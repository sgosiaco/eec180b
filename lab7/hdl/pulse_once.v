==> flow/design.v <==
module pulse_once(clock, reset, divideby, go);
    input clock;
    input reset;
    input [25:0] divideby;
    output go;
    reg [25:0] count;
    reg [25:0] count_c;
    reg go;
    always @(*) begin
        count_c = count;
            if(divideby == 26'b00_0000_0000_0000_0000_0000_0000) begin
                count_c = 26'b00_0000_0000_0000_0000_0000_0000;
                go = 1'b0;
            end
            else begin
                go = 1'b1;
                if(count != (divideby - 26'b00_0000_0000_0000_0000_0000_0001)) begin
                    count_c = count + 26'b00_0000_0000_0000_0000_0000_0001;
                end
                else begin  
                    count_c = divideby - 26'b00_0000_0000_0000_0000_0000_0001;
                    go = 1'b0;
                end
            end
            if(reset == 1'b1) begin
                count_c  = 26'b00_0000_0000_0000_0000_0000_0000;
                go = 1'b0;
            end    
    end
    always @(posedge clock) begin
        count <= #1 count_c;
    end
endmodule
* Tool chain data of pulse_once
What the tools print for pulse_once, step after step. Lines are those of the file above, counted from 1. Operators: Yosys type, input widths -> output width; for muxes data width and select width s. Not given: n/a
Set-up: top pulse_once, clock clock, library sky130hd, timing corner tt_025C_1v80

* After elaboration
Source: Yosys, flattened and elaborated, memories not mapped. Widths are those after wreduce. Registers that Yosys merges into a memory's read port (data or address) are not register bits. Print and check cells do not count. Equal cells are merged and count once.
Bit counts: output and inout bits 1, input port bits 28, register bits after elaboration 26, word-level cells 10
Operators by class: reductions and logical operators 2, add/sub/neg operators 2, eq/ne operators 1, multiplexer cells 4
Operators by type and width (count):
- $add 26x1->26 const B | 1
- $sub 26x1->26 const B | 1
- $ne 26x26->1 | 1
- $logic_not 26->1 | 1
- $mux 26 | 1
- $mux 1 | 3
- $reduce_or 2->1 | 1

* Logic depth
Depth = most cells in a row (Yosys ltp): at word level without a register or memory, in the mapped netlist without a sequential cell, where the memories' decode and read muxes count.
Logic depth: depth after elaboration 5, ABC_AREA 0, depth in mapped cells 11, gate-level depth less buffers 9

* After synthesis
The flow's flattened synthesis, as Yosys stat reports it; memories are mapped. The netlist is that of the ABC_AREA named above (0 if unset); the other value can give another one. Totals and module areas in this step are rounded.
Cells by type:
- sky130_fd_sc_hd__dfxtp_1 | count 26, total area 520.499 sq um
- sky130_fd_sc_hd__xnor2_1 | count 44, total area 385.37 sq um
- sky130_fd_sc_hd__nand2_1 | count 70, total area 262.752 sq um
- sky130_fd_sc_hd__mux2i_1 | count 26, total area 260.25 sq um
- sky130_fd_sc_hd__xor2_1 | count 22, total area 192.685 sq um
- sky130_fd_sc_hd__xnor3_1 | count 4, total area 90.086 sq um
- sky130_fd_sc_hd__nand3_1 | count 17, total area 85.082 sq um
- sky130_fd_sc_hd__nand4_1 | count 13, total area 81.328 sq um
- sky130_fd_sc_hd__nor2_1 | count 20, total area 75.072 sq um
- sky130_fd_sc_hd__clkbuf_1 | count 17, total area 63.811 sq um
- sky130_fd_sc_hd__or4_1 | count 8, total area 60.058 sq um
- sky130_fd_sc_hd__nor2b_1 | count 9, total area 56.304 sq um
- sky130_fd_sc_hd__or3_1 | count 8, total area 50.048 sq um
- sky130_fd_sc_hd__buf_12 | count 2, total area 40.038 sq um
- sky130_fd_sc_hd__nor3_1 | count 8, total area 40.038 sq um
- sky130_fd_sc_hd__inv_1 | count 10, total area 37.536 sq um
- sky130_fd_sc_hd__nand2b_1 | count 6, total area 37.536 sq um
- sky130_fd_sc_hd__nor4_1 | count 6, total area 37.536 sq um
Not listed: further types 36, cells in them 63.
Synthesis totals: buffers 24, cell count 379, sequential area 520 sq um, flip-flop cells 26, cell area after synthesis 2900 sq um

* Timing after synthesis
OpenSTA on the mapped netlist: ideal clock, no wires. The path of least setup slack (recovery checks aside). Input and output delay are each 20% of the period. Register names are those of the netlist, which keeps one name where synthesis merged equal registers.
Timing after synthesis: path kind input-to-output, start point input divideby[3], end point output go, external output delay 1.788 ns, required time 7.152 ns, launch time at the first pin 1.788 ns, driving pins on the path 9, external input delay 1.788 ns, slack 2.832 ns, clock period 8.94 ns, arrival 4.320 ns, path delay 2.532 ns, path buffers 2, period reached after synthesis 6.108 ns
"path delay" is the arrival time less input delay plus setup time. A path that ends at an output port has no setup time. "driving pins on the path": output pins that drive a net of the path, with the launching flip-flop's if there is one; two outputs of one cell count as two. "period reached after synthesis" is the clock period less the worst setup slack; recovery checks do not enter. This is arithmetic on one report: input and output delays are still those of the set period (20% each). Between the ends stands the longest chain of elaborated cells between them, by number of cells; it is not shown to be the way that was timed. Of several equally long chains one is given. A line is the first line of the expression or statement that the cell stems from. Yosys adds cells for indexed reads and writes and turns some case tables into memories.
On the way, after synthesis: cells stage by stage sky130_fd_sc_hd__clkbuf_1 sky130_fd_sc_hd__or2_2 sky130_fd_sc_hd__or4_1 sky130_fd_sc_hd__mux2_2 sky130_fd_sc_hd__o211ai_1 sky130_fd_sc_hd__or4_1 sky130_fd_sc_hd__nor4_2 sky130_fd_sc_hd__buf_6 sky130_fd_sc_hd__nor2b_1, cells in the longest elaborated chain 5, elaborated cells on any way between the ends 6, classes of those cells add/sub (1); eq/ne (1); mux (3); reduce/logical (1)
Ends and longest elaborated chain, after synthesis:
- start, declared | line 4 | input [25:0] divideby;
- $sub 26x1->26 | line 17 | if(count != (divideby - 26'b00_0000_0000_0000_0000_0000_0001)) begin
- $ne 26x26->1 | line 17
- $mux 1 | line 17
- $mux 1 | line 11 | if(divideby == 26'b00_0000_0000_0000_0000_0000_0000) begin
- $mux 1 | line 25 | if(reset == 1'b1) begin
- end, declared | line 5 | output go;

* Path in the finished layout
From the final timing report of flow run A: the path of least setup slack in the routed layout; clock arrival at registers is part of the times.
Timing after layout: path kind input-to-output, start point input divideby[0], end point output go, driving pins on the path 14, launch time at the first pin 0.58 ns, external input delay 0.58 ns, arrival 3.21 ns, required time 2.34 ns, clock period 2.92 ns, slack -0.88 ns, external output delay 0.58 ns, path buffers 5
Between the ends stands the longest chain of elaborated cells between them, by number of cells; it is not shown to be the way that was timed. Of several equally long chains one is given.
On the way, after layout: cells stage by stage sky130_fd_sc_hd__buf_2 sky130_fd_sc_hd__inv_1 sky130_fd_sc_hd__ha_4 sky130_fd_sc_hd__nor4b_4 sky130_fd_sc_hd__buf_4 sky130_fd_sc_hd__buf_4 sky130_fd_sc_hd__nand4_1 sky130_fd_sc_hd__xnor2_2 sky130_fd_sc_hd__o211ai_1 sky130_fd_sc_hd__or4_4 sky130_fd_sc_hd__nor4_4 sky130_fd_sc_hd__buf_6 sky130_fd_sc_hd__nor2b_4 sky130_fd_sc_hd__buf_6, cells in the longest elaborated chain 5, elaborated cells on any way between the ends 6, classes of those cells add/sub (1); eq/ne (1); mux (3); reduce/logical (1)
Ends and longest elaborated chain, after layout:
- start, declared | line 4 | input [25:0] divideby;
- $sub 26x1->26 | line 17 | if(count != (divideby - 26'b00_0000_0000_0000_0000_0000_0001)) begin
- $ne 26x26->1 | line 17
- $mux 1 | line 17
- $mux 1 | line 11 | if(divideby == 26'b00_0000_0000_0000_0000_0000_0000) begin
- $mux 1 | line 25 | if(reset == 1'b1) begin
- end, declared | line 5 | output go;

Module pulse_once, platform sky130hd: 2 stored runs of the flow (Yosys, OpenROAD) with differing settings, in no particular order. Input and output delays are each 20% of the period that was set; the output load is 0.01 pF.
By "achieved clock period" is meant the clock period of the run minus its worst setup slack. This is arithmetic on one report: input and output delays are still those of the set period (20% each).
"time used up by the worst setup path" means the part of the period allowed to the worst setup path (the constraints hold back 20% at inputs and 20% at outputs) less its slack; where the path has registers, the arrival times of their clocks count too.
"total power of the final layout" rests on the timing tool's default activity at the inputs, not on a simulated workload.
Results are given in rounded form.

[flow run A] flow files
==> flow/run.sh <==
#!/bin/bash
# the make line also repeats the synthesis and layout settings of config.mk as NAME=value (left out here)
make -C /OpenROAD-flow-scripts/flow DESIGN_CONFIG=/design/flow/config.mk WORK_HOME=/design/flow/orfs CLKGATE_MAP_FILE= finish
==> flow/config.mk <==
export PLATFORM = sky130hd
export DESIGN_NAME = pulse_once
export DESIGN_NICKNAME = pulse_once
export VERILOG_FILES = /design/flow/design.v
export SDC_FILE = /design/flow/constraint.sdc
export NUM_CORES = 4
export LEC_CHECK = 0
export ABC_AREA = 0
export CAP_MARGIN = 20
export CORE_MARGIN = 2
export CORE_UTILIZATION = 38
export CTS_CLUSTER_SIZE = 53
export GPL_TIMING_DRIVEN = 0
export HOLD_SLACK_MARGIN = 0.29
export MAX_ROUTING_LAYER = met4
export PLACE_DENSITY = 0.88
export SETUP_SLACK_MARGIN = 0.16
export SLEW_MARGIN = 25
export TNS_END_PERCENT = 75
==> flow/constraint.sdc <==
create_clock -name core_clock -period 2.92 [get_ports {clock}]
set_input_delay 0.5840 -clock core_clock [delete_from_list [all_inputs] [get_ports {clock}]]
set_output_delay 0.5840 -clock core_clock [all_outputs]
set_load 0.01 [all_outputs]

[flow run A] result: die outline area 8,350 sq um; sum of negative setup slack -15.7 ns; worst slack on setup checks -0.876 ns; worst hold slack in the final report 0.600 ns; final design utilization 0.536; std-cell area (final layout) 3,930 sq um; total power of the final layout 939 µW; cell area after synthesis 2,900 sq um; time used up by the worst setup path 2.63 ns; critical path type input-to-output; achieved clock period 3.796 ns

[flow run B] flow files
==> flow/run.sh <==
#!/bin/bash
# the make line also repeats the synthesis and layout settings of config.mk as NAME=value (left out here)
make -C /OpenROAD-flow-scripts/flow DESIGN_CONFIG=/design/flow/config.mk WORK_HOME=/design/flow/orfs CLKGATE_MAP_FILE= finish
==> flow/config.mk <==
export PLATFORM = sky130hd
export DESIGN_NAME = pulse_once
export DESIGN_NICKNAME = pulse_once
export VERILOG_FILES = /design/flow/design.v
export SDC_FILE = /design/flow/constraint.sdc
export NUM_CORES = 4
export LEC_CHECK = 0
export CAP_MARGIN = 20
export CORE_MARGIN = 2
export CORE_UTILIZATION = 40
export SETUP_SLACK_MARGIN = 1.24
export SLEW_MARGIN = 20
==> flow/constraint.sdc <==
create_clock -name core_clock -period 4.9 [get_ports {clock}]
set_input_delay 0.9800 -clock core_clock [delete_from_list [all_inputs] [get_ports {clock}]]
set_output_delay 0.9800 -clock core_clock [all_outputs]
set_load 0.01 [all_outputs]

[flow run B] result: die outline area 7,950 sq um; sum of negative setup slack 0.000 ns; worst slack on setup checks 0.451 ns; worst hold slack in the final report 0.621 ns; final design utilization 0.567; std-cell area (final layout) 4,050 sq um; total power of the final layout 565 µW; cell area after synthesis 2,900 sq um; time used up by the worst setup path 2.49 ns; critical path type input-to-output; achieved clock period 4.449 ns
